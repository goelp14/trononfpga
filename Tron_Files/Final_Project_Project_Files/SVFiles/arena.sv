==> flow/design.v <==
module  arena ( input         Clk,                 
                             Reset,               
                             frame_clk,           
					input [2:0]   Game_State,
					input [7:0]   keycode,
					output logic [9:0] Blue_X_real, Blue_Y_real, Red_X_real, Red_Y_real,
               output logic [7:0] Blue_X, Blue_Y, Red_X, Red_Y,
					output logic [1:0] Blue_dir, Red_dir
              );
    parameter [9:0] Arena_X_Spawn_blue = 10'd40;   
	 parameter [9:0] Arena_X_Spawn_red = 10'd400;   
    parameter [9:0] Arena_Y_Spawn = 10'd240;   
    parameter [9:0] Bike_X_Step = 10'd2;       
    parameter [9:0] Bike_Y_Step = 10'd2;       
	 parameter [9:0] Bike_Size = 10'd16;       
	 logic [9:0] Blue_X_reg, Blue_Y_reg, Blue_X_M, Blue_Y_M, Red_X_reg, Red_Y_reg, Red_X_M, Red_Y_M;
	 logic [9:0] Blue_X_new, Blue_Y_new, Blue_X_M_new,Blue_Y_M_new, Red_X_new, Red_Y_new, Red_X_M_new, Red_Y_M_new;
	 enum logic [1:0] {up, down, left, right} Blue_dir_reg, Red_dir_reg, Blue_dir_new, Red_dir_new;
	 assign Blue_X_real = Blue_X_reg;
	 assign Blue_Y_real = Blue_Y_reg;
	 assign Red_X_real = Red_X_reg;
	 assign Red_Y_real = Red_Y_reg;
	 assign Blue_X = Blue_X_reg/4;
	 assign Blue_Y = Blue_Y_reg/4;
	 assign Red_X = Red_X_reg/4;
	 assign Red_Y = Red_Y_reg/4;
	 assign Blue_dir = Blue_dir_reg;
	 assign Red_dir  = Red_dir_reg;
    logic frame_clk_delayed, frame_clk_rising_edge;
    always_ff @ (posedge Clk) 
	 begin
        frame_clk_delayed <= frame_clk;
        frame_clk_rising_edge <= (frame_clk == 1'b1) && (frame_clk_delayed == 1'b0);
    end
    always_ff @ (posedge Clk)
    begin
        if (Reset || (Game_State == 3'b01))
        begin
            Blue_X_reg <= Arena_X_Spawn_blue;
            Blue_Y_reg <= Arena_Y_Spawn;
            Blue_X_M <= Bike_X_Step;
            Blue_Y_M <= 10'd0;
				Blue_dir_reg <= right;
        end
        else if (Game_State == 3'b10)
        begin
            Blue_X_reg <= Blue_X_new;
            Blue_Y_reg <= Blue_Y_new;
            Blue_X_M <= Blue_X_M_new;
            Blue_Y_M <= Blue_Y_M_new;
				Blue_dir_reg <= Blue_dir_new;
        end
    end
    always_ff @ (posedge Clk)
    begin
        if (Reset || (Game_State == 3'b1))
        begin
            Red_X_reg <= Arena_X_Spawn_red;
            Red_Y_reg <= Arena_Y_Spawn;
            Red_X_M <= ~(Bike_X_Step) + 1'b1;
            Red_Y_M <= 10'd0;
				Red_dir_reg <= left;		
        end
        else if (Game_State == 3'b10)
        begin
            Red_X_reg <= Red_X_new;
            Red_Y_reg <= Red_Y_new;
            Red_X_M <= Red_X_M_new;
            Red_Y_M <= Red_Y_M_new;
				Red_dir_reg <= Red_dir_new;
        end
    end
    always_comb
    begin
		  Blue_X_new = Blue_X_reg;
		  Blue_Y_new = Blue_Y_reg;
		  Blue_X_M_new = Blue_X_M;
		  Blue_Y_M_new = Blue_Y_M;
		  Blue_dir_new = Blue_dir_reg;
        if (frame_clk_rising_edge)
        begin
				if(keycode == 8'h1A && ((Blue_X_reg / 4) * 4 == Blue_X_reg))
					begin
						Blue_X_M_new = 10'd0;
						Blue_Y_M_new = (~(Bike_Y_Step) + 1'b1);   
						Blue_dir_new = up;
					end
				else if(keycode == 8'h04 && ((Blue_Y_reg / 4) * 4 == Blue_Y_reg))
					begin
						Blue_Y_M_new = 10'd0;
						Blue_X_M_new = (~(Bike_X_Step) + 1'b1);   
						Blue_dir_new = left;
					end
				else if (keycode == 8'h16 && ((Blue_X_reg / 4) * 4 == Blue_X_reg))
					begin
						Blue_X_M_new = 10'd0;
						Blue_Y_M_new = Bike_Y_Step;
						Blue_dir_new = down;
					end
				else if (keycode == 8'h07 && ((Blue_Y_reg / 4) * 4 == Blue_Y_reg))
					begin
						Blue_Y_M_new = 10'd0;
						Blue_X_M_new = Bike_X_Step;
						Blue_dir_new = right;
					end
            Blue_X_new = Blue_X_reg + Blue_X_M;
            Blue_Y_new = Blue_Y_reg + Blue_Y_M;
        end
    end
	 always_comb
    begin
		  Red_X_new = Red_X_reg;
		  Red_Y_new = Red_Y_reg;
		  Red_X_M_new = Red_X_M;
		  Red_Y_M_new = Red_Y_M;
		  Red_dir_new = Red_dir_reg;
        if (frame_clk_rising_edge)
        begin
				if(keycode == 8'h52 && ((Red_X_reg / 4) * 4 == Red_X_reg))
					begin
						Red_X_M_new = 10'd0;
						Red_Y_M_new = (~(Bike_Y_Step) + 1'b1);   
						Red_dir_new = up;
					end
				else if(keycode == 8'h50 && ((Red_Y_reg / 4) * 4 == Red_Y_reg))
					begin
						Red_Y_M_new = 10'd0;
						Red_X_M_new = (~(Bike_X_Step) + 1'b1);   
						Red_dir_new = left;
					end
				else if (keycode == 8'h51 && ((Red_X_reg / 4) * 4 == Red_X_reg))
					begin
						Red_X_M_new = 10'd0;
						Red_Y_M_new = Bike_Y_Step;
						Red_dir_new = down;
					end
				else if (keycode == 8'h4f && ((Red_Y_reg / 4) * 4 == Red_Y_reg))
					begin
						Red_Y_M_new = 10'd0;
						Red_X_M_new = Bike_X_Step;
						Red_dir_new = right;
					end
            Red_X_new = Red_X_reg + Red_X_M;
            Red_Y_new = Red_Y_reg + Red_Y_M;
        end
    end
endmodule
# Tool chain data of arena
# Tool output for the design above, in the order of the flow.
# Lines are those of the file above, counted from 1.
# A cell with n/a has no value.
# design
top_module	arena
clock	Clk
library	sky130hd
lib_corner	tt_025C_1v80

# Word level
# Source: Yosys, flattened and elaborated, memories not mapped. Widths are those after wreduce. Registers that Yosys merges into a memory's read port (data or address) are not register bits. Print and check cells do not count. Equal cells are merged and count once.
# op_classes
addsub	4
shifts	0
mul	0
bitwise	1
muxes	24
n_eq	10
cmp	0
reduce_and_logical	19
div_mod_pow	0
# ops
cell	count
10-bit two-way mux	16
10-bit adder	4
8-bit by 7-bit == test with 1-bit output with constant B	4
8-bit by 3-bit == test with 1-bit output with constant B	2
8-bit by 5-bit == test with 1-bit output with constant B	2
2-bit two-way mux	8
1-bit logical AND	9
2-bit zero test	4
4-bit nonzero test	2
3-bit AND reduction	2
3-bit by 1-bit == test with 1-bit output with constant B	1
3-bit by 2-bit == test with 1-bit output with constant B	1
2-bit AND reduction	1
1-bit logical OR	1
1-bit NOT	1
# word_totals
clocked_rd_ports_x_width	0
latch_bits	0
memories	0
out_inout_bits	76
reg_bits	86
elab_cells	70
mem_bits_rw	0
romBits	0
inputBits	14

# Logic depth
# Longest topological path by Yosys (ltp), each cell counted once; first at word level (registers and memories cut), then after technology mapping (sequential cells cut; the memories' decode and read muxes count).
# logic_depth
ltp_word	6
ABC_AREA	0
depth_mapped	9

# Mapped cells and area
# Yosys stat after the flow's synthesis: flattened, memories mapped to cells. It holds for the ABC_AREA given above (unset counts as 0); a run with the other value may have another netlist.
# mapped
cells	394
synth_area_um2	3388.2
ffs	48
buffers	52
# by_type
cell	count	type_area_um2
sky130_fd_sc_hd__dfxtp_1	48	960.922
sky130_fd_sc_hd__ha_1	32	400.384
sky130_fd_sc_hd__buf_4	39	292.781
sky130_fd_sc_hd__a21oi_1	42	210.202
sky130_fd_sc_hd__nand2_1	37	138.883
sky130_fd_sc_hd__xnor2_1	14	122.618
sky130_fd_sc_hd__xor2_1	12	105.101
sky130_fd_sc_hd__o211ai_1	13	97.594
sky130_fd_sc_hd__o21ai_0	19	95.091
sky130_fd_sc_hd__fa_1	4	80.077
sky130_fd_sc_hd__nor2_1	20	75.072
sky130_fd_sc_hd__a21o_1	7	52.55
sky130_fd_sc_hd__nand3_1	10	50.048
sky130_fd_sc_hd__inv_1	11	41.29
sky130_fd_sc_hd__a211oi_1	5	37.536
sky130_fd_sc_hd__nor4_1	6	37.536
sky130_fd_sc_hd__a21oi_4	2	32.531
sky130_fd_sc_hd__nand2b_1	5	31.28
# Other cell types: 36; their cells: 68.

# Timing after synthesis
# Path of least setup slack by OpenSTA after synthesis, without wires, with an ideal clock, recovery checks aside; 20% of the period is set as input and as output delay. Where synthesis merged equal registers, the netlist keeps one of their names.
# synth_timing
kind	reg2reg
from	reg Red_Y_reg[1]
to	reg Red_Y_reg[9]
setup_slack_ns	0.894
period_ns	3.1
required_ns	3.030
t_arrival_ns	2.136
path_delay_ns	2.206
path_stages	9
path_buffers	0
period_less_setup_slack_ns	2.206
# "path_delay_ns" = arrival - input delay + setup time.
# "path_stages": output pins that drive a net of the path, with the launching flip-flop's if there is one; two outputs of one cell count as two.
# "period_less_setup_slack_ns" = period - worst setup slack (recovery checks aside). The figure is calculated, with input and output delays left at 20% of the set period.
# The rows between start and end are the longest chain of elaborated cells between them; the timing report does not say that the signal goes this way. Where chains are equally long, one stands for them.
# A line is the first line of the expression or statement that the cell stems from. Yosys adds cells for indexed reads and writes and turns some case tables into memories.
# synth_between
cell_sequence	sky130_fd_sc_hd__dfxtp_1 > sky130_fd_sc_hd__ha_1 > sky130_fd_sc_hd__fa_1 > sky130_fd_sc_hd__a211oi_1 > sky130_fd_sc_hd__o21ai_0 > sky130_fd_sc_hd__o31ai_1 > sky130_fd_sc_hd__xor2_1 > sky130_fd_sc_hd__or3_1 > sky130_fd_sc_hd__a21oi_1
elab_chain_cells	1
# synth_rtl
element	line_no	rtl
start: declaration	16	logic [9:0] Blue_X_reg, Blue_Y_reg, Blue_X_M, Blue_Y_M, Red_X_reg, Red_Y_reg, Red_X_M, Red_Y_M;
start: assignment	59	Red_Y_reg <= Arena_Y_Spawn;
start: assignment	67	Red_Y_reg <= Red_Y_new;
10-bit adder	144	Red_Y_new = Red_Y_reg + Red_Y_M;
end: assignment	59
end: assignment	67
end: declaration	16

# Worst path after layout
# Path of least setup slack in the final report of record 1 (OpenROAD, finished layout, wires in). Where an end is a register, its clock arrival counts in the times.
# layout_timing
kind	reg2reg
from	reg Blue_X_M[8]
to	reg Blue_X_reg[9]
path_stages	8
setup_slack_ns	0.18
required_ns	2.66
t_arrival_ns	2.47
path_buffers	1
period_ns	2.4
# The rows between start and end are the longest chain of elaborated cells between them; the timing report does not say that the signal goes this way. Where chains are equally long, one stands for them.
# layout_between
cell_sequence	sky130_fd_sc_hd__dfxtp_1 > sky130_fd_sc_hd__buf_4 > sky130_fd_sc_hd__ha_1 > sky130_fd_sc_hd__or3_4 > sky130_fd_sc_hd__o211a_1 > sky130_fd_sc_hd__o21a_1 > sky130_fd_sc_hd__or4b_1 > sky130_fd_sc_hd__nand2_1
elab_chain_cells	1
# layout_rtl
element	line_no	rtl
start: declaration	16	logic [9:0] Blue_X_reg, Blue_Y_reg, Blue_X_M, Blue_Y_M, Red_X_reg, Red_Y_reg, Red_X_M, Red_Y_M;
start: assignment	41	Blue_X_M <= Bike_X_Step;
start: assignment	49	Blue_X_M <= Blue_X_M_new;
10-bit adder	106	Blue_X_new = Blue_X_reg + Blue_X_M;
end: assignment	39	Blue_X_reg <= Arena_X_Spawn_blue;
end: assignment	47	Blue_X_reg <= Blue_X_new;
end: declaration	16

# Flow runs of arena

Measured results for arena: 2 stored runs of the Yosys and OpenROAD flow on sky130hd. The settings differ; the order carries no meaning. The constraints put input and output delay at 20% of the set period each and load the outputs with 0.01 pF.
"worst_setup_path_time_ns" is the time allowed to the run's worst setup path (the clock period less input and output delay, where it has them) less its slack. Clock arrival times count: a late capture clock shortens it, a late launch clock lengthens it.

Record 1, flow files:
==> flow/run.sh <==
#!/bin/bash
# the make line also repeats the synthesis and layout settings of config.mk as NAME=value (left out here)
make -C /OpenROAD-flow-scripts/flow DESIGN_CONFIG=/design/flow/config.mk WORK_HOME=/design/flow/orfs CLKGATE_MAP_FILE= finish
==> flow/config.mk <==
export PLATFORM = sky130hd
export DESIGN_NAME = arena
export DESIGN_NICKNAME = arena
export VERILOG_FILES = /design/flow/design.v
export SDC_FILE = /design/flow/constraint.sdc
export NUM_CORES = 4
export LEC_CHECK = 0
export CAP_MARGIN = 20
export CORE_MARGIN = 2
export CORE_UTILIZATION = 62
export SLEW_MARGIN = 20
==> flow/constraint.sdc <==
create_clock -name core_clock -period 2.4 [get_ports {Clk}]
set_input_delay 0.4800 -clock core_clock [delete_from_list [all_inputs] [get_ports {Clk}]]
set_output_delay 0.4800 -clock core_clock [all_outputs]
set_load 0.01 [all_outputs]

==> results of record 1, as CSV <==
result,value
worst_setup_path_time_ns,2.22
path_kind,"reg2reg"
hold_worst_slack_ns,0.402
layout_stdcell_area_um2,4300.4
layout_utilization_pct,82.6
dieArea_um2,6072.3
synth_area_um2,3388.2
setupTns_ns,0.000
final_setup_ws_ns,0.185

Record 2, flow files:
==> flow/run.sh <==
#!/bin/bash
# the make line also repeats the synthesis and layout settings of config.mk as NAME=value (left out here)
make -C /OpenROAD-flow-scripts/flow DESIGN_CONFIG=/design/flow/config.mk WORK_HOME=/design/flow/orfs CLKGATE_MAP_FILE= finish
==> flow/config.mk <==
export PLATFORM = sky130hd
export DESIGN_NAME = arena
export DESIGN_NICKNAME = arena
export VERILOG_FILES = /design/flow/design.v
export SDC_FILE = /design/flow/constraint.sdc
export NUM_CORES = 4
export LEC_CHECK = 0
export ABC_AREA = 0
export CAP_MARGIN = 20
export CORE_MARGIN = 4
export CORE_UTILIZATION = 62
export CTS_CLUSTER_SIZE = 15
export MAX_ROUTING_LAYER = met4
export MIN_ROUTING_LAYER = met2
export PLACE_DENSITY_LB_ADDON = 0.03
export SETUP_SLACK_MARGIN = 0.66
export SLEW_MARGIN = 20
export TNS_END_PERCENT = 45
==> flow/constraint.sdc <==
create_clock -name core_clock -period 2.22 [get_ports {Clk}]
set_input_delay 0.4440 -clock core_clock [delete_from_list [all_inputs] [get_ports {Clk}]]
set_output_delay 0.4440 -clock core_clock [all_outputs]
set_load 0.01 [all_outputs]

Record 2: incomplete, routing halted on DPL-0038
