==> flow/design.v <==
module sram_controller(
	input logic Clk, Reset, Read,
	input logic [19:0] addr_in,
	output logic CE, UB, LB, OE, WE,  
	output logic done_r,  
	output logic [15:0] OUTPUT_DATA,  
	output logic [19:0] ADDR,  
	input wire [15:0] Data  
);
logic [15:0] readData, newreadData;
assign CE = 1'b0;
assign UB = 1'b0;
assign LB = 1'b0;
assign WE = 1'b1;
assign ADDR = addr_in;
enum logic [2:0] {idle, setaddr, read, done, read1} state, nextState;
assign OUTPUT_DATA = readData;
always_ff @ (posedge Clk)
begin
	if (Reset)
	begin
		state <= idle;
		readData <= 16'b0;
	end
	else
	begin
		state <= nextState;
		readData <= newreadData;
	end
end
always_comb
begin
	nextState = state;
	unique case (state)
		idle:
			if (Read)
				nextState = setaddr;
		setaddr: 
			nextState = read;
		read:
			nextState = read1;
		read1:
			nextState = done;
		done:
			nextState = idle;
		default : 
			nextState = idle;
	endcase
end
always_comb
begin
	OE = 1'b1;
	done_r = 1'b0;
	unique case (state)
		idle:
			newreadData = 16'h3333;
		read:
			begin
				OE = 1'b0;
				newreadData = Data;
			end
		done:
			begin
				OE = 1'b0;
				done_r = 1'b1;
				newreadData = Data;
			end
		read1:
			begin
				OE = 1'b0;
				done_r = 1'b1;
				newreadData = Data;
			end
		default: 
			newreadData = 16'h5555;
	endcase
end
endmodule
== Reports on sram_controller ==
What the tools print for sram_controller, step after step.
Line numbers count from 1 in the design file above.
Cell names lack the library's common part.
The mark n/a stands for no value.
Set-up
  top module: sram_controller
  clock port: Clk
  standard-cell library: sky130hd
  timing corner: tt_025C_1v80

== After elaboration ==
Source: Yosys, flattened and elaborated, memories not mapped. Widths are those after wreduce. Registers that Yosys merges into a memory's read port (data or address) are not register bits. Print and check cells do not count. Equal cells are merged and count once.
Bit counts
  register bits: 19
  input bits: 39
  output and inout bits: 42
  word-level cells: 15
Operators by class
  equality and inequality tests: 5
  multiplexer cells: 5
  reduce/logical cells: 3
Operators with widths (number)
  parallel mux 16 bit (select 2 bit): 1
  parallel mux 3 bit (select 4 bit): 1
  equality test 3 x 2 -> 1 bit (second input constant): 2
  equality test 3 x 1 -> 1 bit (second input constant): 1
  equality test 3 bit (second input constant): 1
  logical NOT 3 bit: 1
  OR reduction 3 bit: 1
  2-to-1 mux 3 bit: 1
  != test 2 bit (second input constant): 1
  OR reduction 2 bit: 1
  2-to-1 mux 1 bit: 2

== Logic depth ==
Depth = most cells in a row (Yosys ltp): at word level without a register or memory, in the mapped netlist without a sequential cell, where the memories' decode and read muxes count.
Depth
  word-level depth: 3
  ABC_AREA: 0
  depth in mapped cells: 3
  mapped depth without buffers: 3

== Synthesis result ==
The flow's flattened synthesis, as Yosys stat reports it; memories are mapped. The netlist is that of the ABC_AREA named above (0 if unset); the other value can give another one.
Synthesis totals
  cells in the netlist: 88
  mapped area: 845.8 sq um
  sequential part of the area: 420.4 sq um
  flip-flops: 21
  buffer cells: 26
Cell types
  dfxtp_1: number 21, total area 420.403 sq um
  buf_4: number 24, total area 180.173 sq um
  a21oi_1: number 8, total area 40.038 sq um
  nand2b_1: number 5, total area 31.28 sq um
  nor3b_1: number 4, total area 30.029 sq um
  o31ai_1: number 4, total area 30.029 sq um
  o21ai_0: number 4, total area 20.019 sq um
  nor2_1: number 5, total area 18.768 sq um
  nor2b_1: number 3, total area 18.768 sq um
  or4_4: number 1, total area 11.261 sq um
  a211o_1: number 1, total area 8.758 sq um
  conb_1: number 2, total area 7.507 sq um
  or2_2: number 1, total area 6.256 sq um
  or3_1: number 1, total area 6.256 sq um
  buf_2: number 1, total area 5.005 sq um
  buf_1: number 1, total area 3.754 sq um
  inv_1: number 1, total area 3.754 sq um
  inv_2: number 1, total area 3.754 sq um

== Worst setup path after synthesis ==
OpenSTA on the mapped netlist: ideal clock, no wires. The path of least setup slack (recovery checks aside). Input and output delay are each 20% of the period. Register names are those of the netlist, which keeps one name where synthesis merged equal registers.
Path post-synthesis
  kind: reg-to-output
  start point: register state
  end point: output port OE
  period: 1.71 ns
  external output delay: 0.342 ns
  launch time at the first pin: 0.000 ns
  arrival: 0.914 ns
  required time: 1.368 ns
  setup slack: 0.454 ns
  delay of the path: 0.914 ns
  stages on the path: 3
  buffers on the path: 0
  synthesis period reached: 1.256 ns
"delay of the path" = arrival - input delay + setup time.
A path that ends at an output port has no setup time.
"stages on the path" counts driving pins, that of a launching flip-flop among them; a cell with two outputs on the path counts twice.
"synthesis period reached" is the clock period less the worst setup slack; recovery checks do not enter. This is arithmetic on one report: input and output delays are still those of the set period (20% each).
An end named without its bit number is one bit of that signal or, where synthesis recoded a state register, one of its new flip-flops.
On the way, post-synthesis
  cells stage by stage: dfxtp_1 -> or3_1 -> inv_2
Ends and longest elaborated chain, post-synthesis
  start, declared: line 16  | enum logic [2:0] {idle, setaddr, read, done, read1} state, nextState;
  start, assigned: line 22  | state <= idle;
  start, assigned: line 27  | state <= nextState;
  end, declared: line 4  | output logic CE, UB, LB, OE, WE,
Chain of elaborated cells between the ends: none given.

== Timing after layout ==
Path of least setup slack in the final report of flow run B (OpenROAD, finished layout, wires in). Where an end is a register, its clock arrival counts in the times.
Path after layout
  kind: reg-to-output
  start point: register state
  end point: output port OE
  period: 1.66 ns
  external output delay: 0.33 ns
  launch time at the first pin: 0.30 ns
  arrival: 1.22 ns
  required time: 1.33 ns
  setup slack: 0.11 ns
  stages on the path: 4
  buffers on the path: 1
An end named without its bit number is one bit of that signal or, where synthesis recoded a state register, one of its new flip-flops.
The rows between start and end are the longest chain of elaborated cells between them; the timing report does not say that the signal goes this way. Where chains are equally long, one stands for them.
A line is the first line of the expression or statement that the cell stems from. Yosys adds cells for indexed reads and writes and turns some case tables into memories.
On the way, after layout
  cells stage by stage: dfxtp_2 -> or3_4 -> inv_2 -> buf_2
  cells in the longest elaborated chain: 3
  elaborated cells between the ends (all ways): 5
  those cells by class: 3 x eq/ne; 1 x mux; 1 x reduce/logical
Ends and longest elaborated chain, after layout
  start, declared: line 16  | enum logic [2:0] {idle, setaddr, read, done, read1} state, nextState;
  start, assigned: line 22  | state <= idle;
  start, assigned: line 27  | state <= nextState;
  equality test 3 bit: line 54  | unique case (state)
  OR reduction 3 bit
  2-to-1 mux 1 bit: line 54
  end, declared: line 4  | output logic CE, UB, LB, OE, WE,

Hand-over note for sram_controller

Top module sram_controller; platform sky130hd; tools Yosys and OpenROAD; 2 stored runs in no particular order. Input and output delays are each 20% of the period that was set; the output load is 0.01 pF.
"worst setup path time (ns)" is the time allowed to the run's worst setup path (the clock period less input and output delay, where it has them) less its slack. Clock arrival times count: a late capture clock shortens it, a late launch clock lengthens it.

Flow files of flow run A
==> flow/run.sh <==
#!/bin/bash
# the make line also repeats the synthesis and layout settings of config.mk as NAME=value (left out here)
make -C /OpenROAD-flow-scripts/flow DESIGN_CONFIG=/design/flow/config.mk WORK_HOME=/design/flow/orfs CLKGATE_MAP_FILE= finish
==> flow/config.mk <==
export PLATFORM = sky130hd
export DESIGN_NAME = sram_controller
export DESIGN_NICKNAME = sram_controller
export VERILOG_FILES = /design/flow/design.v
export SDC_FILE = /design/flow/constraint.sdc
export NUM_CORES = 4
export LEC_CHECK = 0
export CAP_MARGIN = 15
export CORE_ASPECT_RATIO = 1.53
export CORE_MARGIN = 2
export CORE_UTILIZATION = 67
export CTS_CLUSTER_SIZE = 36
export GPL_ROUTABILITY_DRIVEN = 0
export MAX_ROUTING_LAYER = met5
export PLACE_DENSITY_LB_ADDON = 0.28
export SETUP_SLACK_MARGIN = -0.15
export SLEW_MARGIN = 20
==> flow/constraint.sdc <==
create_clock -name core_clock -period 1.67 [get_ports {Clk}]
set_input_delay 0.3340 -clock core_clock [delete_from_list [all_inputs] [get_ports {Clk}]]
set_output_delay 0.3340 -clock core_clock [all_outputs]
set_load 0.01 [all_outputs]

report of flow run A: did not finish, floorplan, PDN-0185

Flow files of flow run B
==> flow/run.sh <==
#!/bin/bash
# the make line also repeats the synthesis and layout settings of config.mk as NAME=value (left out here)
make -C /OpenROAD-flow-scripts/flow DESIGN_CONFIG=/design/flow/config.mk WORK_HOME=/design/flow/orfs CLKGATE_MAP_FILE= finish
==> flow/config.mk <==
export PLATFORM = sky130hd
export DESIGN_NAME = sram_controller
export DESIGN_NICKNAME = sram_controller
export VERILOG_FILES = /design/flow/design.v
export SDC_FILE = /design/flow/constraint.sdc
export NUM_CORES = 4
export LEC_CHECK = 0
export CAP_MARGIN = 20
export CORE_MARGIN = 6
export CORE_UTILIZATION = 60
export CTS_CLUSTER_DIAMETER = 321
export GPL_TIMING_DRIVEN = 1
export PLACE_DENSITY_LB_ADDON = 0.12
export SETUP_SLACK_MARGIN = 0.02
export SLEW_MARGIN = 0
export TNS_END_PERCENT = 40
==> flow/constraint.sdc <==
create_clock -name core_clock -period 1.66 [get_ports {Clk}]
set_input_delay 0.3320 -clock core_clock [delete_from_list [all_inputs] [get_ports {Clk}]]
set_output_delay 0.3320 -clock core_clock [all_outputs]
set_load 0.01 [all_outputs]

report of flow run B
yosys chip area after synthesis (um^2): 845.8
finish__design__die__area: 2454.7
finish__design__instance__utilization: 0.8635
finish__timing__setup__ws: 0.111
finish__timing__setup__tns: 0.000
worst setup path time (ns): 1.22
worst setup path kind: reg-to-output

End of note.
