==> flow/design.v <==
module trails2 ( input        Clk,                 
                             Reset,               
                             frame_clk,           
					output logic [15:0] write,
					output logic [19:0] trail_addr,
					output logic we,
               input logic [7:0] Blue_X, Blue_Y, Red_X, Red_Y,
					input logic [1:0] Blue_dir, Red_dir,
					input logic [1:0] r_or_b,
					input logic [2:0] Game_State
					);
	logic write_col, write_col_next, offset;
	logic [1:0] Blue_dir_old, Red_dir_old;
	logic [7:0] Blue_X_old, Red_X_old, Blue_Y_old, Red_Y_old;
	logic [1:0] blueline, nextBlueLine, redline, nextRedLine;
	logic [19:0]curr_address_b, next_address_b, curr_address_r, next_address_r, blue_addr, red_addr, w_a1, w_a2, w_a3, w_a4, w_a5, w_a6, w_a7, w_a8, c_a;
	logic [1:0] r_or_b_ff; 
	assign w_a1 = (r_or_b) ? (Red_X + 8)*2 + (Red_Y)*320*4 : (Blue_X + 8)*2 + (Blue_Y)*320*4;
	assign w_a2 = w_a1 + 1;
	assign w_a3 = w_a1 + (320);
	assign w_a4 = w_a1 + (320) + 1;
	assign w_a5 = w_a1 + (320*2);
	assign w_a6 = w_a1 + (320*2) + 1;
	assign w_a7 = w_a1 + (320*3);
	assign w_a8 = w_a1 + (320*3) + 1;
	enum logic [5:0] {one,two,three,four,five,six,seven,eight} state, nextState;
	assign trail_addr = c_a;
	always_ff @ (posedge Clk)
		begin
			if (Reset || Game_State != 3'b10)
				begin
					state <= one;
					offset <= 1'b0;
				end
			else
				begin
					offset <= ~offset;
					state <= nextState;
				end
		end
	always_comb
		begin
			unique case(state)
				one: nextState = two;
				two: nextState = three;
				three: nextState = four;
				four: nextState = five;
				five: nextState = six;
				six: nextState = seven;
				seven: nextState = eight;
				eight: nextState = one;
			endcase
		end
	always_comb
		begin
			unique case(state)
				one: c_a = w_a1;
				two: c_a = w_a3;
				three: c_a = w_a2;
				four: c_a = w_a4;
				five: c_a = w_a5;
				six: c_a = w_a6;
				seven: c_a = w_a7;
				eight: c_a = w_a8;
			endcase
		end
endmodule
# == Reports on trails2 ==
# Tool output for the design above, in the order of the flow.
# Line numbers count from 1 in the design file above.
# Library cell names are shortened.
# A cell with n/a has no value.
# design
top_module,trails2
clock_port,Clk
cell_library,sky130hd
pvt_corner,tt_025C_1v80

# == Word-level counts ==
# Source: Yosys, flattened and elaborated, memories not mapped. Widths are those after wreduce; folded enables and synchronous resets count as part of the registers. Registers that Yosys merges into a memory's read port (data or address) are not register bits. Print and check cells do not count. Equal cells are merged and count once.
# Yosys's memory passes give these memory sizes; they may raise the number of words (mostly to a power of two), join words into wider ones and drop unused or constant bits.
# word_totals
reg_bits,6
rom_bits,24
clocked_rd_ports_x_width,3
n_memories,1
input_bits,44
output_inout_bits,37
wordCells,30
# memory_table
memory,size,word_bits,read_ports,wr,line_no,rtl
(no name shown),8,3,1,0,43,unique case(state)
# classes
add_sub_neg,11
n_mul,2
n_eq,8
mux,3
reduce_logical,4
# ops
operator,n
parallel mux 20 bit (select 8 bit),1
adder 20 x 1 -> 20 bit with constant B,4
multiplier 8 x 3 -> 11 bit with constant B,2
adder 10 x 19 -> 20 bit,2
adder 20 x 10 -> 20 bit with constant B,2
== test 6 x 3 -> 1 bit with constant B,4
adder 20 x 9 -> 20 bit with constant B,1
2-to-1 mux 20 bit,1
adder 8 x 4 -> 9 bit with constant B,2
== test 6 x 2 -> 1 bit with constant B,2
== test 6 x 1 -> 1 bit with constant B,1
logical NOT 6 bit,1
2-to-1 mux 6 bit,1
!= test 3 x 2 -> 1 bit with constant B,1
logical NOT 3 bit,1
nonzero test 2 bit,1
logical OR 1 bit,1

# == Longest topological paths ==
# Longest topological path by Yosys (ltp), each cell counted once; first at word level (registers and memories cut), then after technology mapping (sequential cells cut; the memories' decode and read muxes count).
# logic_depth
depth_word,6
abc_area,0
depth_mapped,15
depth_no_buf,15

# == Netlist ==
# Source: synth_stat.txt of the flow (Yosys; design flattened, memories mapped). It holds for the ABC_AREA given above (unset counts as 0); a run with the other value may have another netlist.
# mapped
stdcells,422
synth_area_um2,3156.8
sequential_area_um2,60.1
ffs,3
buf_cells,28
# by_type
type,n,area_total_um2
ha_1,41,512.992
xnor2_1,25,218.96
buf_4,19,142.637
nand2_1,36,135.13
nor2_1,34,127.622
xor2_1,13,113.859
mux2i_1,10,100.096
o21ai_0,19,95.091
mux2_2,8,90.086
a21oi_1,17,85.082
inv_1,22,82.579
fa_1,4,80.077
o221ai_1,8,70.067
a31oi_1,11,68.816
dfxtp_1,3,60.058
nand3_1,11,55.053
a21o_1,7,52.55
nand3b_1,6,45.043
# Not listed: further types 63, cells in them 128.

# == Worst setup path after synthesis ==
# OpenSTA on the mapped netlist: ideal clock, no wires. The path of least setup slack (recovery checks aside). Input and output delay are each 20% of the period. Register names are those of the netlist, which keeps one name where synthesis merged equal registers.
# synth_timing
path_type,input to output
startpoint,in Blue_Y[1]
endpoint,out trail_addr[17]
period_ns,7.31
input_delay_ns,1.462
output_delay_ns,1.462
launch_ns,1.462
t_arrival_ns,4.302
required_ns,5.848
setup_slack_ns,1.546
path_delay_ns,2.840
stages,12
n_path_buf,0
period_less_setup_slack_ns,5.764
# "path_delay_ns" = arrival - input delay + setup time.
# A path that ends at an output port has no setup time.
# "stages": output pins that drive a net of the path, with the launching flip-flop's if there is one; two outputs of one cell count as two.
# "period_less_setup_slack_ns" = period - worst setup slack (recovery checks aside). The figure is calculated, with input and output delays left at 20% of the set period.
# The rows between start and end are the longest chain of elaborated cells between them; the timing report does not say that the signal goes this way. Where chains are equally long, one stands for them.
# Each line given opens the expression or statement behind the cell; cells for indexed reads and writes are added by Yosys, which also makes memories of some case tables.
# synth_between
path_cell_list,ha_1 ha_1 inv_1 fa_1 nand3b_1 or3_1 xor2_1 mux2i_2 and4_1 and3_1 a21oi_1 a221o_1
elab_chain_cells,6
cells_between,11
classes_between,add/sub (8); mul (1); mux (2)
# synth_lines
element,line_no,rtl
start: declaration,7,"input logic [7:0] Blue_X, Blue_Y, Red_X, Red_Y,"
multiplier 8 x 3 -> 11 bit,18,assign w_a1 = (r_or_b) ? (Red_X + 8)*2 + (Red_Y)*320*4 : (Blue_X + 8)*2 + (Blue_Y)*320*4;
adder 10 x 19 -> 20 bit,18,
2-to-1 mux 20 bit,18,
adder 20 x 10 -> 20 bit,25,assign w_a8 = w_a1 + (320*3) + 1;
adder 20 x 1 -> 20 bit,25,
parallel mux 20 bit (select 8 bit),56,unique case(state)
end: declaration,5,"output logic [19:0] trail_addr,"

# == Worst path after layout ==
# From the final timing report of run 1: the path of least setup slack in the routed layout; clock arrival at registers is part of the times.
# layout_timing
path_type,input to output
startpoint,in Red_Y[1]
endpoint,out trail_addr[17]
period_ns,4.36
input_delay_ns,0.87
output_delay_ns,0.87
launch_ns,0.87
t_arrival_ns,4.13
required_ns,3.49
setup_slack_ns,-0.64
stages,15
n_path_buf,2
# The rows between start and end are the longest chain of elaborated cells between them; the timing report does not say that the signal goes this way. Where chains are equally long, one stands for them.
# layout_between
path_cell_list,buf_4 ha_4 ha_4 inv_1 fa_2 and2b_1 nor2_2 or4b_1 o2111a_1 xor2_1 mux2_4 and3_4 a21oi_2 a221o_1 buf_2
elab_chain_cells,6
cells_between,11
classes_between,add/sub (8); mul (1); mux (2)
# layout_lines
element,line_no,rtl
start: declaration,7,"input logic [7:0] Blue_X, Blue_Y, Red_X, Red_Y,"
multiplier 8 x 3 -> 11 bit,18,assign w_a1 = (r_or_b) ? (Red_X + 8)*2 + (Red_Y)*320*4 : (Blue_X + 8)*2 + (Blue_Y)*320*4;
adder 10 x 19 -> 20 bit,18,
2-to-1 mux 20 bit,18,
adder 20 x 10 -> 20 bit,25,assign w_a8 = w_a1 + (320*3) + 1;
adder 20 x 1 -> 20 bit,25,
parallel mux 20 bit (select 8 bit),56,unique case(state)
end: declaration,5,"output logic [19:0] trail_addr,"

Flow measurements of trails2 on sky130hd: 2 stored runs with different settings, listed in no order. Input and output delays are each 20% of the period that was set; the output load is 0.01 pF.
"clock_period_reached_ns": clock period set for the run, less the worst setup slack. It is reckoned from that one timing run; input and output delays stay at 20% of the period that was set.
"timing.worst_path_ns" is the time allowed to the run's worst setup path (the clock period less input and output delay, where it has them) less its slack. Clock arrival times count: a late capture clock shortens it, a late launch clock lengthens it.

Run 1, flow files:
==> flow/run.sh <==
#!/bin/bash
# the make line also repeats the synthesis and layout settings of config.mk as NAME=value (left out here)
make -C /OpenROAD-flow-scripts/flow DESIGN_CONFIG=/design/flow/config.mk WORK_HOME=/design/flow/orfs CLKGATE_MAP_FILE= finish
==> flow/config.mk <==
export PLATFORM = sky130hd
export DESIGN_NAME = trails2
export DESIGN_NICKNAME = trails2
export VERILOG_FILES = /design/flow/design.v
export SDC_FILE = /design/flow/constraint.sdc
export NUM_CORES = 4
export LEC_CHECK = 0
export CAP_MARGIN = 20
export CELL_PAD_IN_SITES_DETAIL_PLACEMENT = 1
export CORE_ASPECT_RATIO = 1.48
export CORE_MARGIN = 2
export CORE_UTILIZATION = 27
export CTS_CLUSTER_DIAMETER = 105
export GPL_TIMING_DRIVEN = 0
export MIN_ROUTING_LAYER = met1
export PLACE_DENSITY = 0.68
export SETUP_SLACK_MARGIN = 1.1
export SLEW_MARGIN = 15
export TNS_END_PERCENT = 15
==> flow/constraint.sdc <==
create_clock -name core_clock -period 4.36 [get_ports {Clk}]
set_input_delay 0.8720 -clock core_clock [delete_from_list [all_inputs] [get_ports {Clk}]]
set_output_delay 0.8720 -clock core_clock [all_outputs]
set_load 0.01 [all_outputs]

==> results of run 1, as CSV <==
result,value
layout_stdcell_area_um2,5102.4
ws_setup_ns,-0.644
timing.worst_path_ns,3.26
path_kind,"input to output"
clock_period_reached_ns,5.004
synthesis_area_um2,3156.8
die_um2,12589.4
timing.hold.ws_ns,0.789
post_route_util_pct,44.2

Run 2, flow files:
==> flow/run.sh <==
#!/bin/bash
# the make line also repeats the synthesis and layout settings of config.mk as NAME=value (left out here)
make -C /OpenROAD-flow-scripts/flow DESIGN_CONFIG=/design/flow/config.mk WORK_HOME=/design/flow/orfs CLKGATE_MAP_FILE= finish
==> flow/config.mk <==
export PLATFORM = sky130hd
export DESIGN_NAME = trails2
export DESIGN_NICKNAME = trails2
export VERILOG_FILES = /design/flow/design.v
export SDC_FILE = /design/flow/constraint.sdc
export NUM_CORES = 4
export LEC_CHECK = 0
export ABC_AREA = 1
export CAP_MARGIN = 20
export CORE_ASPECT_RATIO = 1.94
export CORE_MARGIN = 2
export CORE_UTILIZATION = 72
export CTS_CLUSTER_DIAMETER = 50
export GPL_TIMING_DRIVEN = 1
export MIN_ROUTING_LAYER = met2
export PLACE_DENSITY_LB_ADDON = 0.26
export SETUP_SLACK_MARGIN = 0.84
export SLEW_MARGIN = 20
export TNS_END_PERCENT = 70
==> flow/constraint.sdc <==
create_clock -name core_clock -period 3.33 [get_ports {Clk}]
set_input_delay 0.6660 -clock core_clock [delete_from_list [all_inputs] [get_ports {Clk}]]
set_output_delay 0.6660 -clock core_clock [all_outputs]
set_load 0.01 [all_outputs]

Run 2: no results, placement failed with FLW-0024
